==> flow/design.v <==
module clock(
	input CLOCK_50,
	input[1:0] KEY,
   inout Arduino_IO6,  
   inout Arduino_IO8,  
   inout Arduino_IO9,  
   inout Arduino_IO12,  
   inout Arduino_IO3,  
   inout Arduino_IO5,  
   inout Arduino_IO10,  
   inout Arduino_IO1,  
   inout Arduino_IO2,  
   inout Arduino_IO4,  
   inout Arduino_IO7,  
	inout Arduino_IO11,  
	output LED,  
	output[1:0] ssLED  
);
	wire[3:0] dig1_cntr;
   wire[3:0] dig2_cntr; 
   wire[3:0] dig3_cntr;
   wire[3:0] dig4_cntr;
	wire[3:0] select_dig;
	wire dp_cntr;
	wire[6:0] seg_cntr;
	stopWatch2 stopWatch2(CLOCK_50, KEY, LED, ssLED, dig1_cntr, dig2_cntr, dig3_cntr, dig4_cntr);
	dynamic_lighting dynamic_lighting(CLOCK_50, dig1_cntr, dig2_cntr, dig3_cntr, dig4_cntr, seg_cntr, dp_cntr, select_dig);
	assign Arduino_IO12 = select_dig[3];  
   assign Arduino_IO9 = select_dig[2];  
   assign Arduino_IO8 = select_dig[1];  
   assign Arduino_IO6 = select_dig[0];  
	assign Arduino_IO3 = dp_cntr;  
   assign Arduino_IO5 = seg_cntr[0];  
   assign Arduino_IO10 = seg_cntr[1];  
   assign Arduino_IO1 = seg_cntr[2];  
   assign Arduino_IO2 = seg_cntr[3];  
   assign Arduino_IO4 = seg_cntr[4];  
   assign Arduino_IO7 = seg_cntr[5];  
   assign Arduino_IO11 = seg_cntr[6];  
endmodule
module dynamic_lighting(
	input CLOCK_50,
	input[3:0] dig1_cntr,
	input[3:0] dig2_cntr,
	input[3:0] dig3_cntr,
	input[3:0] dig4_cntr,
	output reg[3:0] select_dig,
	output reg dp_cntr,
	output reg[6:0] seg_cntr
);
	reg[25:0] clock_cntr;
	always@(posedge CLOCK_50) begin
		clock_cntr <= #1 clock_cntr + 1;
		case(clock_cntr[11:10])
			0: 
			begin
				select_dig <= 4'b1110;
				dp_cntr = 0;
				case (dig1_cntr)
					0 : seg_cntr <= 7'b1111110;
					1 : seg_cntr <= 7'b0110000;
					2 : seg_cntr <= 7'b1101101;
					3 : seg_cntr <= 7'b1111001;
					4 : seg_cntr <= 7'b0110011;
					5 : seg_cntr <= 7'b1011011;
					6 : seg_cntr <= 7'b1011111;
					7 : seg_cntr <= 7'b1110000;
					8 : seg_cntr <= 7'b1111111;
					9 : seg_cntr <= 7'b1111011;
					default : seg_cntr <= 7'b1111111;
				endcase
			end
			1: 
			begin
				select_dig = 4'b1101;
				dp_cntr = 0;
				case (dig2_cntr)
					0 : seg_cntr <= 7'b1111110;
					1 : seg_cntr <= 7'b0110000;
					2 : seg_cntr <= 7'b1101101;
					3 : seg_cntr <= 7'b1111001;
					4 : seg_cntr <= 7'b0110011;
					5 : seg_cntr <= 7'b1011011;
					default : seg_cntr <= 7'b1111111;
				 endcase
			end
			2: 
			begin
				select_dig = 4'b1011;
				dp_cntr = 1;
				case (dig3_cntr)
					0 : seg_cntr <= 7'b1111110;
					1 : seg_cntr <= 7'b0110000;
					2 : seg_cntr <= 7'b1101101;
					3 : seg_cntr <= 7'b1111001;
					4 : seg_cntr <= 7'b0110011;
					5 : seg_cntr <= 7'b1011011;
					6 : seg_cntr <= 7'b1011111;
					7 : seg_cntr <= 7'b1110000;
					8 : seg_cntr <= 7'b1111111;
					9 : seg_cntr <= 7'b1111011;
					default : seg_cntr <= 7'b1111111;
				endcase
			end
			3: 
			begin
				select_dig = 4'b0111;
				dp_cntr = 0;
				case (dig4_cntr)
					0 : seg_cntr <= 7'b1111110;
					1 : seg_cntr <= 7'b0110000;
					2 : seg_cntr <= 7'b1101101;
					3 : seg_cntr <= 7'b1111001;
					4 : seg_cntr <= 7'b0110011;
					5 : seg_cntr <= 7'b1011011;
					6 : seg_cntr <= 7'b1011111;
					7 : seg_cntr <= 7'b1110000;
					8 : seg_cntr <= 7'b1111111;
					9 : seg_cntr <= 7'b1111011;
					default : seg_cntr <= 7'b1111111;
				endcase
			end
		endcase
	end
endmodule
module stopWatch2(
	input CLOCK_50,
	input[1:0] KEY,
	output LED,
	output [1:0] ssLED,
	output reg[3:0] dig1_cntr,
   output reg[3:0] dig2_cntr, 
   output reg[3:0] dig3_cntr,
   output reg[3:0] dig4_cntr
);
	reg[25:0] clock_cntr;
	reg[25:0] div_cntr;
	reg[1:0] ssflag = 2'b00;
	always@(posedge CLOCK_50) begin
		if(ssflag == 2) begin
			div_cntr <= div_cntr + 1;
		end
		clock_cntr <= #1 clock_cntr + 1;
		case(clock_cntr[11:10])
			0:
			begin
				if(~KEY[0]) begin
					if(ssflag == 0) begin
						ssflag <= 2;
					end
					if(ssflag == 1) begin
						ssflag <= 2;
					end
					if(ssflag == 2) begin
						ssflag <= 1;
					end
				end		
				if(~KEY[1]) begin
					if(ssflag == 1) begin
						ssflag <= 0;
					end 
					if(ssflag == 2) begin
						ssflag <= 3;  
					end 
				end
			end
		endcase
		if(div_cntr == 50000000) begin  
			dig1_cntr <= #1 dig1_cntr + 1;
			div_cntr <= 0;  
         if(dig1_cntr == 9) begin
				dig1_cntr <= 0;
				dig2_cntr <= dig2_cntr + 1;
			end
			if(dig2_cntr == 5 && dig1_cntr == 9) begin
            dig2_cntr <= 0;
            dig3_cntr <= dig3_cntr + 1;
         end
			if(dig3_cntr == 9) begin
				dig3_cntr <= 0;
            dig4_cntr <= dig4_cntr + 1;
			end
		end
	end
	assign ssLED = ssflag;
endmodule
* Reports on clock
What the tools print for clock, step after step. Lines are those of the file above, counted from 1. Operators carry their Yosys type and port widths (W data, S select, Z words). Library cell names are shortened. Not given: n/a
Design: top module clock, clock CLOCK_50, cell library sky130hd, timing corner tt_025C_1v80

* Word level
Counts by Yosys on the flattened word-level netlist (proc, flatten, opt, wreduce; memories kept). Print and check cells are left out. Cells with the same type and inputs are merged into one. Memory sizes are those after Yosys's memory passes, which may raise the word count (mostly to a power of two), join words into wider ones and drop unused or constant bits.
Bit counts: output and inout port bits 15, cells after elaboration 63, bits in read-only memories 336, memories 3, input port bits 3, bits in registers 105, word width x clocked read ports 21
Operators by class: add/sub/neg operators 7, muxes and demuxes 18, equal/unequal tests 13, reduce/logical cells 11
Memories:
- (no name shown) | depth 16, bits a word 7, rd ports 1, wr ports 0, RTL line 59 | case (dig1_cntr)
- (no name shown) | depth 16, bits a word 7, rd ports 1, wr ports 0, RTL line 91 | case (dig3_cntr)
- (no name shown) | depth 16, bits a word 7, rd ports 1, wr ports 0, RTL line 109 | case (dig4_cntr)
Operators with widths (count):
- $add A26 B1 Y26 const B | 3
- $pmux W4 S4 | 2
- $mux W4 | 7
- $eq A26 B26 Y1 const B | 1
- $pmux W4 S6 | 1
- $add A4 B1 Y4 const B | 4
- $mux W2 | 7
- $eq A4 B2 Y1 const B | 2
- $eq A4 B3 Y1 const B | 2
- $eq A4 B4 Y1 const B | 2
- $eq A2 B2 Y1 const B | 3
- $logic_not A2 Y1 | 3
- $reduce_and A2 Y1 | 3
- $eq A2 B1 Y1 const B | 2
- $reduce_bool A2 Y1 | 2
- $eq A4 B1 Y1 const B | 1
- $logic_not A4 Y1 | 1
- $reduce_or A3 Y1 | 1
- $pmux W1 S2 | 1
- $logic_and A1 B1 Y1 | 1

* Depth
Depth = most cells in a row (Yosys ltp): at word level without a register or memory, in the mapped netlist without a sequential cell, where the memories' decode and read muxes count.
Logic depth: depth after elaboration 8, ABC_AREA 0, gate-level depth with buffers 12, mapped depth without buffers 11

* Mapped cells and area
The flow's flattened synthesis, as Yosys stat reports it; memories are mapped. The netlist is that of the ABC_AREA named above (0 if unset); the other value can give another one.
Cells by type:
- dfxtp_1 | count 71, area in all 1.42E+03 um2
- edfxtp_1 | count 18, area in all 540.518 um2
- xnor2_1 | count 32, area in all 280.269 um2
- ha_1 | count 21, area in all 262.752 um2
- xor2_1 | count 23, area in all 201.443 um2
- nor2_1 | count 40, area in all 150.144 um2
- nand2_1 | count 32, area in all 120.115 um2
- nand3_1 | count 19, area in all 95.091 um2
- inv_1 | count 24, area in all 90.086 um2
- mux2i_1 | count 8, area in all 80.077 um2
- a21oi_1 | count 14, area in all 70.067 um2
- and3_1 | count 9, area in all 56.304 um2
- nand4_1 | count 9, area in all 56.304 um2
- nand2b_1 | count 8, area in all 50.048 um2
- mux2_2 | count 4, area in all 45.043 um2
- mux4_2 | count 2, area in all 45.043 um2
- nor3_1 | count 9, area in all 45.043 um2
- buf_4 | count 5, area in all 37.536 um2
Other cell types: 33; their cells: 60.
Mapped netlist: sequential area 0.0019619 mm2, mapped flip-flops 89, synthesis area 0.0040764 mm2, standard cells after synthesis 408
The figures by module come from a second, unflattened synthesis with its own total; it is not the netlist above.
Second synthesis, totals: cells (unflattened synthesis) 414, area (unflattened synthesis) 0.0039425 mm2
Each row is one instance without its submodules.
By module:
- stopWatch2 | cells 258, sequential area 0.0013012 mm2, times used 1, area 0.002585 mm2
- dynamic_lighting | cells 152, sequential area 0.0004805 mm2, times used 1, area 0.0013313 mm2
- clock | cells 4, sequential area 0 mm2, times used 1, area 0.0000263 mm2

* Worst setup path after synthesis
Path of least setup slack by OpenSTA after synthesis, without wires, with an ideal clock, recovery checks aside; 20% of the period is set as input and as output delay. Where synthesis merged equal registers, the netlist keeps one of their names.
Timing path post-synthesis: path kind reg2reg, from reg stopWatch2.div_cntr[2], to reg (no name shown), delay of the path 2.705 ns, time at the first pin 0.000 ns, required time 3.011 ns, slack 0.364 ns, clock period 3.07 ns, data arrival time 2.646 ns, path buffers 0, library setup time 0.059 ns, stages on the path 9, synthesis period reached 2.706 ns
"delay of the path" is the arrival time less input delay plus setup time. "stages on the path": output pins that drive a net of the path, with the launching flip-flop's if there is one; two outputs of one cell count as two. "synthesis period reached" = period - worst setup slack (recovery checks aside). The figure is calculated, with input and output delays left at 20% of the set period.
On the way, post-synthesis: cells stage by stage dfxtp_1 > or4_1 > or4_4 > nor3_4 > mux2i_1 > inv_1 > ha_1 > mux2_2 > nand2_1
Ends and longest elaborated chain, post-synthesis:
- from (decl) | RTL line 137 | reg[25:0] div_cntr;
- from (assign) | RTL line 141 | div_cntr <= div_cntr + 1;
- from (assign) | RTL line 170 | div_cntr <= 0;
Chain of elaborated cells between the ends: none given.

* Path in the finished layout
From the final timing report of job 2: the path of least setup slack in the routed layout; clock arrival at registers is part of the times.
Timing path after layout: path kind reg2reg, from reg stopWatch2.div_cntr[8], to reg (no name shown), data arrival time 2.89 ns, stages on the path 9, time at the first pin 0.33 ns, clock period 2.78 ns, library setup time 0.05 ns, required time 3.06 ns, path buffers 1, slack 0.17 ns
On the way, after layout: cells stage by stage dfxtp_1 > or4_1 > or4_4 > nor3_4 > buf_6 > xnor2_1 > ha_1 > mux2_2 > nand2_1
Ends and longest elaborated chain, after layout:
- from (decl) | RTL line 137 | reg[25:0] div_cntr;
- from (assign) | RTL line 141 | div_cntr <= div_cntr + 1;
- from (assign) | RTL line 170 | div_cntr <= 0;
Chain of elaborated cells between the ends: none given.

2 stored runs of clock in the flow (synthesis by Yosys, layout by OpenROAD, sky130hd cells), in arbitrary order. Constraints: input delay and output delay 20% of the set period each, output load 0.01 pF.
"worst setup path time": the worst setup path's part of the clock period (all of it between registers, 20% less for each end at a port) less its slack. A launch clock that arrives late makes it longer, a capture clock that arrives late makes it shorter.
"power" rests on the timing tool's default activity at the inputs, not on a simulated workload.
[job 1] settings: period_ns=2.77, CORE_UTILIZATION=71, CELL_PAD_IN_SITES_GLOBAL_PLACEMENT=1, ABC_AREA=0, GPL_TIMING_DRIVEN=0, CTS_CLUSTER_SIZE=45, CAP_MARGIN=40, MIN_ROUTING_LAYER=met2, CORE_MARGIN=2, SLEW_MARGIN=20
[job 1] result: did not finish, placement stopped with GPL-0301
[job 2] settings: period_ns=2.78, CORE_UTILIZATION=31, CAP_MARGIN=20, CORE_MARGIN=2, SLEW_MARGIN=20
[job 2] result: chip area after synthesis (Yosys) 0.0040764 mm2, die area 0.0140826 mm2, standard-cell area of the final layout 0.0046807 mm2, utilization 0.368, worst setup slack after layout 0.171 ns, total negative slack 0.000 ns, power 2.670 mW, worst setup path time 2.61 ns, worst setup path kind reg2reg
